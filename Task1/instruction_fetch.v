==> flow/design.v <==
module Instruction_Memory
(
	input [63:0] Inst_Address,
	output reg [31:0] Instruction
);
	reg [7:0] inst_mem[160:0];
	initial
	begin   
      {inst_mem[3], inst_mem[2], inst_mem[1], inst_mem[0]} = 32'h00000913; 
      {inst_mem[7], inst_mem[6], inst_mem[5], inst_mem[4]} = 32'h00500993; 
      {inst_mem[11], inst_mem[10], inst_mem[9], inst_mem[8]} = 32'h00000413; 
      {inst_mem[15], inst_mem[14], inst_mem[13], inst_mem[12]} = 32'h00050513; 
      {inst_mem[19], inst_mem[18], inst_mem[17], inst_mem[16]} = 32'h00500113; 
      {inst_mem[23], inst_mem[22], inst_mem[21], inst_mem[20]} = 32'h00200193; 
      {inst_mem[27], inst_mem[26], inst_mem[25], inst_mem[24]} = 32'h00100213; 
      {inst_mem[31], inst_mem[30], inst_mem[29], inst_mem[28]} = 32'h00700593; 
      {inst_mem[35], inst_mem[34], inst_mem[33], inst_mem[32]} = 32'h00400613; 
      {inst_mem[39], inst_mem[38], inst_mem[37], inst_mem[36]} = 32'h07340663; 
      {inst_mem[43], inst_mem[42], inst_mem[41], inst_mem[40]} = 32'h00000493; 
      {inst_mem[47], inst_mem[46], inst_mem[45], inst_mem[44]} = 32'h00000513; 
      {inst_mem[51], inst_mem[50], inst_mem[49], inst_mem[48]} = 32'hfff98313; 
      {inst_mem[55], inst_mem[54], inst_mem[53], inst_mem[52]} = 32'h40830333; 
      {inst_mem[59], inst_mem[58], inst_mem[57], inst_mem[56]} = 32'h04648663; 
      {inst_mem[63], inst_mem[62], inst_mem[61], inst_mem[60]} = 32'h00349393; 
      {inst_mem[67], inst_mem[66], inst_mem[65], inst_mem[64]} = 32'h012383b3; 
      {inst_mem[71], inst_mem[70], inst_mem[69], inst_mem[68]} = 32'h0003b283; 
      {inst_mem[75], inst_mem[74], inst_mem[73], inst_mem[72]} = 32'h00148e93; 
      {inst_mem[79], inst_mem[78], inst_mem[77], inst_mem[76]} = 32'h003e9e13; 
      {inst_mem[83], inst_mem[82], inst_mem[81], inst_mem[80]} = 32'h012e0e33; 
      {inst_mem[87], inst_mem[86], inst_mem[85], inst_mem[84]} = 32'h000e3f03; 
      {inst_mem[91], inst_mem[90], inst_mem[89], inst_mem[88]} = 32'h005f4663; 
      {inst_mem[95], inst_mem[94], inst_mem[93], inst_mem[92]} = 32'h00148493; 
      {inst_mem[99], inst_mem[98], inst_mem[97], inst_mem[96]} = 32'hfc000ce3; 
      {inst_mem[103], inst_mem[102], inst_mem[101], inst_mem[100]} = 32'h00028f93; 
      {inst_mem[107], inst_mem[106], inst_mem[105], inst_mem[104]} = 32'h000f0293; 
      {inst_mem[111], inst_mem[110], inst_mem[109], inst_mem[108]} = 32'h0053b023; 
      {inst_mem[115], inst_mem[114], inst_mem[113], inst_mem[112]} = 32'h000f8f13; 
      {inst_mem[119], inst_mem[118], inst_mem[117], inst_mem[116]} = 32'h01ee3023; 
      {inst_mem[123], inst_mem[122], inst_mem[121], inst_mem[120]} = 32'h00100513; 
      {inst_mem[127], inst_mem[126], inst_mem[125], inst_mem[124]} = 32'h00148493; 
      {inst_mem[131], inst_mem[130], inst_mem[129], inst_mem[128]} = 32'hfa000ce3; 
      {inst_mem[135], inst_mem[134], inst_mem[133], inst_mem[132]} = 32'h00140413; 
      {inst_mem[139], inst_mem[138], inst_mem[137], inst_mem[136]} = 32'h00050463; 
      {inst_mem[143], inst_mem[142], inst_mem[141], inst_mem[140]} = 32'hf8000ce3; 
    end
	always @(Inst_Address)
	begin
		Instruction={inst_mem[Inst_Address+3],inst_mem[Inst_Address+2],inst_mem[Inst_Address+1],inst_mem[Inst_Address]};
	end
endmodule
`timescale 1ns / 1ps
module Adder(
    input [63:0] A,
    input [63:0] B,
    output reg [63:0] Out
    );
    always @(A or B)
        Out = A + B;
endmodule
`timescale 1ns / 1ps
module Instruction_Fetch(
    input clk,
    input reset,
    output [31:0] Instruction
    );
    wire [63:0] PC_In;
    wire [63:0] PC_Out;
    Program_Counter PC(clk, reset, PC_In, PC_Out);
    Adder adder(PC_Out, 4, PC_In);
    Instruction_Memory IM(PC_Out,Instruction);
endmodule
`timescale 1ns / 1ps
module Program_Counter(
    input clk,
    input reset,
    input [63:0]PC_In,
    output reg [63:0]PC_Out
    );
    initial begin
    PC_Out = 0;
     end
    always @(posedge clk)
    begin
    if (reset)
     PC_Out = 0;
    else
      PC_Out = PC_In;
    end
endmodule
# ---- From RTL to reports: Instruction_Fetch
# What the tools print for Instruction_Fetch, step after step.
# Lines are those of the file above, counted from 1.
# Operators carry their Yosys type and port widths (W data, S select, Z words).
# Cell names lack the library's common part.
# The mark -- stands for no value.
dict set report setup {
  top_module {Instruction_Fetch}
  clock_port {clk}
  cell_library {sky130hd}
  corner {tt_025C_1v80}
}

# ---- After elaboration
# Source: Yosys, flattened and elaborated, memories not mapped. Widths are those after wreduce; folded enables and synchronous resets count as part of the registers. Registers that Yosys merges into a memory's read port (data or address) are not register bits. Print and check cells do not count. Equal cells are merged and count once.
# Yosys's memory passes give these memory sizes; they may raise the number of words (mostly to a power of two), join words into wider ones and drop unused or constant bits.
dict set report word_totals {
  register_bits 64
  rom_bits 1288
  n_memories 1
  elab_cells 6
}
# name words width rd wr line_no
set memory_table {}
lappend memory_table {IM.inst_mem 161 8 4 0 6} ;# reg [7:0] inst_mem[160:0];
dict set report op_classes {
  addsub 4
}
# op n
set ops {}
lappend ops {{$add A64 B3 Y64 const B} 1}
lappend ops {{$add A8 B2 Y8 const B} 2}
lappend ops {{$add A8 B1 Y8 const B} 1}

# ---- Logic depth
# Yosys ltp: most cells in a row. Word level: on the elaborated netlist, between registers, memories and ports. Mapped: between sequential cells and ports; inverters and the memories' decode and read muxes count.
dict set report depth {
  depth_word 1
  ABC_AREA 0
  mapped_depth 8
  depth_no_buf 8
}

# ---- Netlist
# Source: synth_stat.txt of the flow (Yosys; design flattened, memories mapped). It holds for the ABC_AREA given above (unset counts as 0); a run with the other value may have another netlist.
dict set report synth_totals {
  cell_count 217
  yosys_area_um2 1506.4
  ff_cells 6
  buffers 26
}
# cell_type n type_area_um2
set types {}
lappend types {ha_1 17 212.704}
lappend types {dfxtp_1 6 120.115}
lappend types {a21oi_1 18 90.086}
lappend types {buf_4 12 90.086}
lappend types {nor2_1 23 86.333}
lappend types {nand2_1 20 75.072}
lappend types {o21ai_0 15 75.072}
lappend types {mux2i_1 6 60.058}
lappend types {mux4_2 2 45.043}
lappend types {nand2b_1 7 43.792}
lappend types {nor2b_1 7 43.792}
lappend types {buf_2 8 40.038}
lappend types {a21o_1 5 37.536}
lappend types {a211oi_1 4 30.029}
lappend types {inv_1 8 30.029}
lappend types {a311oi_1 3 26.275}
lappend types {xor2_1 3 26.275}
lappend types {nand3_1 5 25.024}
# Other cell types: 30; their cells: 48.
# By module: a second synthesis without flattening, with its own total; a netlist apart from the flattened one above.
dict set report hier_totals {
  hier_cells 1707
  area_unflattened_um2 12144.1
}
# Rows give one instance, submodules left out.
# module instances cells mod_area_um2 mod_seq_area_um2
set by_module {}
lappend by_module {Instruction_Memory 1 1024 6530.0 0.0}
lappend by_module {Adder 1 546 3688.5 0.0}
lappend by_module {Program_Counter 1 135 1918.1 1281.2}
lappend by_module {Instruction_Fetch 1 2 7.5 0.0}

# ---- Worst setup path after synthesis
# Path of least setup slack by OpenSTA after synthesis, without wires, with an ideal clock, recovery checks aside; 20% of the period is set as input and as output delay. Where synthesis merged equal registers, the netlist keeps one of their names.
dict set report synth_path {
  kind {reg-to-output}
  from {register PC.PC_Out[3]}
  to {output Instruction[21]}
  clock_period_ns 3.17
  output_delay_ns 0.634
  launch_ns 0.000
  arrival_ns 1.828
  path_slack_ns 0.708
  path_delay_ns 1.828
  driving_pins 6
  path_buffers 0
  synth_period_reached_ns 2.462
}
# "path_delay_ns" = arrival - input delay + setup time.
# A path that ends at an output port has no setup time.
# "driving_pins" counts driving pins, that of a launching flip-flop among them; a cell with two outputs on the path counts twice.
# "synth_period_reached_ns" is the clock period less the worst setup slack; recovery checks do not enter. This is arithmetic on one report: input and output delays are still those of the set period (20% each).
# The rows between start and end are the longest chain of elaborated cells between them; the timing report does not say that the signal goes this way. Where chains are equally long, one stands for them.
# Each line given opens the expression or statement behind the cell; cells for indexed reads and writes are added by Yosys, which also makes memories of some case tables.
# The chain passes a memory read, where the word-level depth is cut; so it can be longer than that depth.
dict set report synth_via {
  cell_sequence {dfxtp_1 -> inv_1 -> ha_1 -> ha_1 -> mux4_2 -> nor2_1}
  elab_chain_cells 2
}
# element line_no
set synth_lines {}
lappend synth_lines {{from (decl)} 77} ;# output reg [63:0]PC_Out
lappend synth_lines {{from (assign)} 85} ;# PC_Out = 0;
lappend synth_lines {{from (assign)} 87} ;# PC_Out = PC_In;
lappend synth_lines {{$add A8 B2 Y8} 48} ;# Instruction={inst_mem[Inst_Address+3],inst_mem[Inst_Address+2],inst_mem[Inst_Address+1],inst_mem[Inst_Address] ...
lappend synth_lines {{$mem_v2 Z161 W8} 6} ;# reg [7:0] inst_mem[160:0];
lappend synth_lines {{to (decl)} 64} ;# output [31:0] Instruction

# ---- Path in the finished layout
# Path of least setup slack in the final report of run 1 (OpenROAD, finished layout, wires in). Where an end is a register, its clock arrival counts in the times.
dict set report layout_path {
  kind {reg-to-output}
  from {register PC.PC_Out[2]}
  to {output Instruction[7]}
  clock_period_ns 2.42
  output_delay_ns 0.48
  launch_ns 0.22
  arrival_ns 1.92
  path_slack_ns 0.01
  driving_pins 9
  path_buffers 3
}
# The rows between start and end are the longest chain of elaborated cells between them; the timing report does not say that the signal goes this way. Where chains are equally long, one stands for them.
# The chain passes a memory read, where the word-level depth is cut; so it can be longer than that depth.
dict set report layout_via {
  cell_sequence {dfxtp_4 -> inv_1 -> buf_4 -> ha_2 -> mux2i_4 -> buf_4 -> a21oi_1 -> a31o_2 -> dlygate4sd2_1}
  elab_chain_cells 1
}
# element line_no
set layout_lines {}
lappend layout_lines {{from (decl)} 77} ;# output reg [63:0]PC_Out
lappend layout_lines {{from (assign)} 85} ;# PC_Out = 0;
lappend layout_lines {{from (assign)} 87} ;# PC_Out = PC_In;
lappend layout_lines {{$mem_v2 Z161 W8} 6} ;# reg [7:0] inst_mem[160:0];
lappend layout_lines {{to (decl)} 64} ;# output [31:0] Instruction
# Nets of the timed path that keep an RTL name, with a line that drives or declares them; the list need not be complete.
# signal line_no
set layout_named_nets {}
lappend layout_named_nets {PC.PC_In[2] 58} ;# Out = A + B;

; Measured data: module Instruction_Fetch, platform sky130hd, 2 stored runs of the flow under differing settings, order arbitrary. Input and output delays are each 20% of the period that was set; the output load is 0.01 pF.
; "total_power_mw" is the tool's figure for a default switching activity; nothing was simulated.

[run 1: settings]
period_ns = 2.42
CAP_MARGIN = 20
CORE_MARGIN = 2
CORE_UTILIZATION = 40
SLEW_MARGIN = 20
[run 1: results]
total_power_mw = 0.5784
yosys.chip_area_um2 = 1506.4
stdcell_area_um2 = 2232.1
timing.hold.ws_ns = 0.665
design.die.area_um2 = 4273.2
timing.setup.tns_ns = 0.000
timing.setup.ws_ns = 0.012

[run 2: settings]
period_ns = 3.27
CORE_UTILIZATION = 27
SETUP_SLACK_MARGIN = -0.25
CELL_PAD_IN_SITES_DETAIL_PLACEMENT = 0
GPL_TIMING_DRIVEN = 0
CTS_CLUSTER_SIZE = 62
CAP_MARGIN = 20
CORE_MARGIN = 2
SLEW_MARGIN = 20
[run 2: results]
total_power_mw = 0.3853
yosys.chip_area_um2 = 1506.4
stdcell_area_um2 = 1944.4
timing.hold.ws_ns = 0.689
design.die.area_um2 = 6192.9
timing.setup.tns_ns = -0.261
timing.setup.ws_ns = -0.098
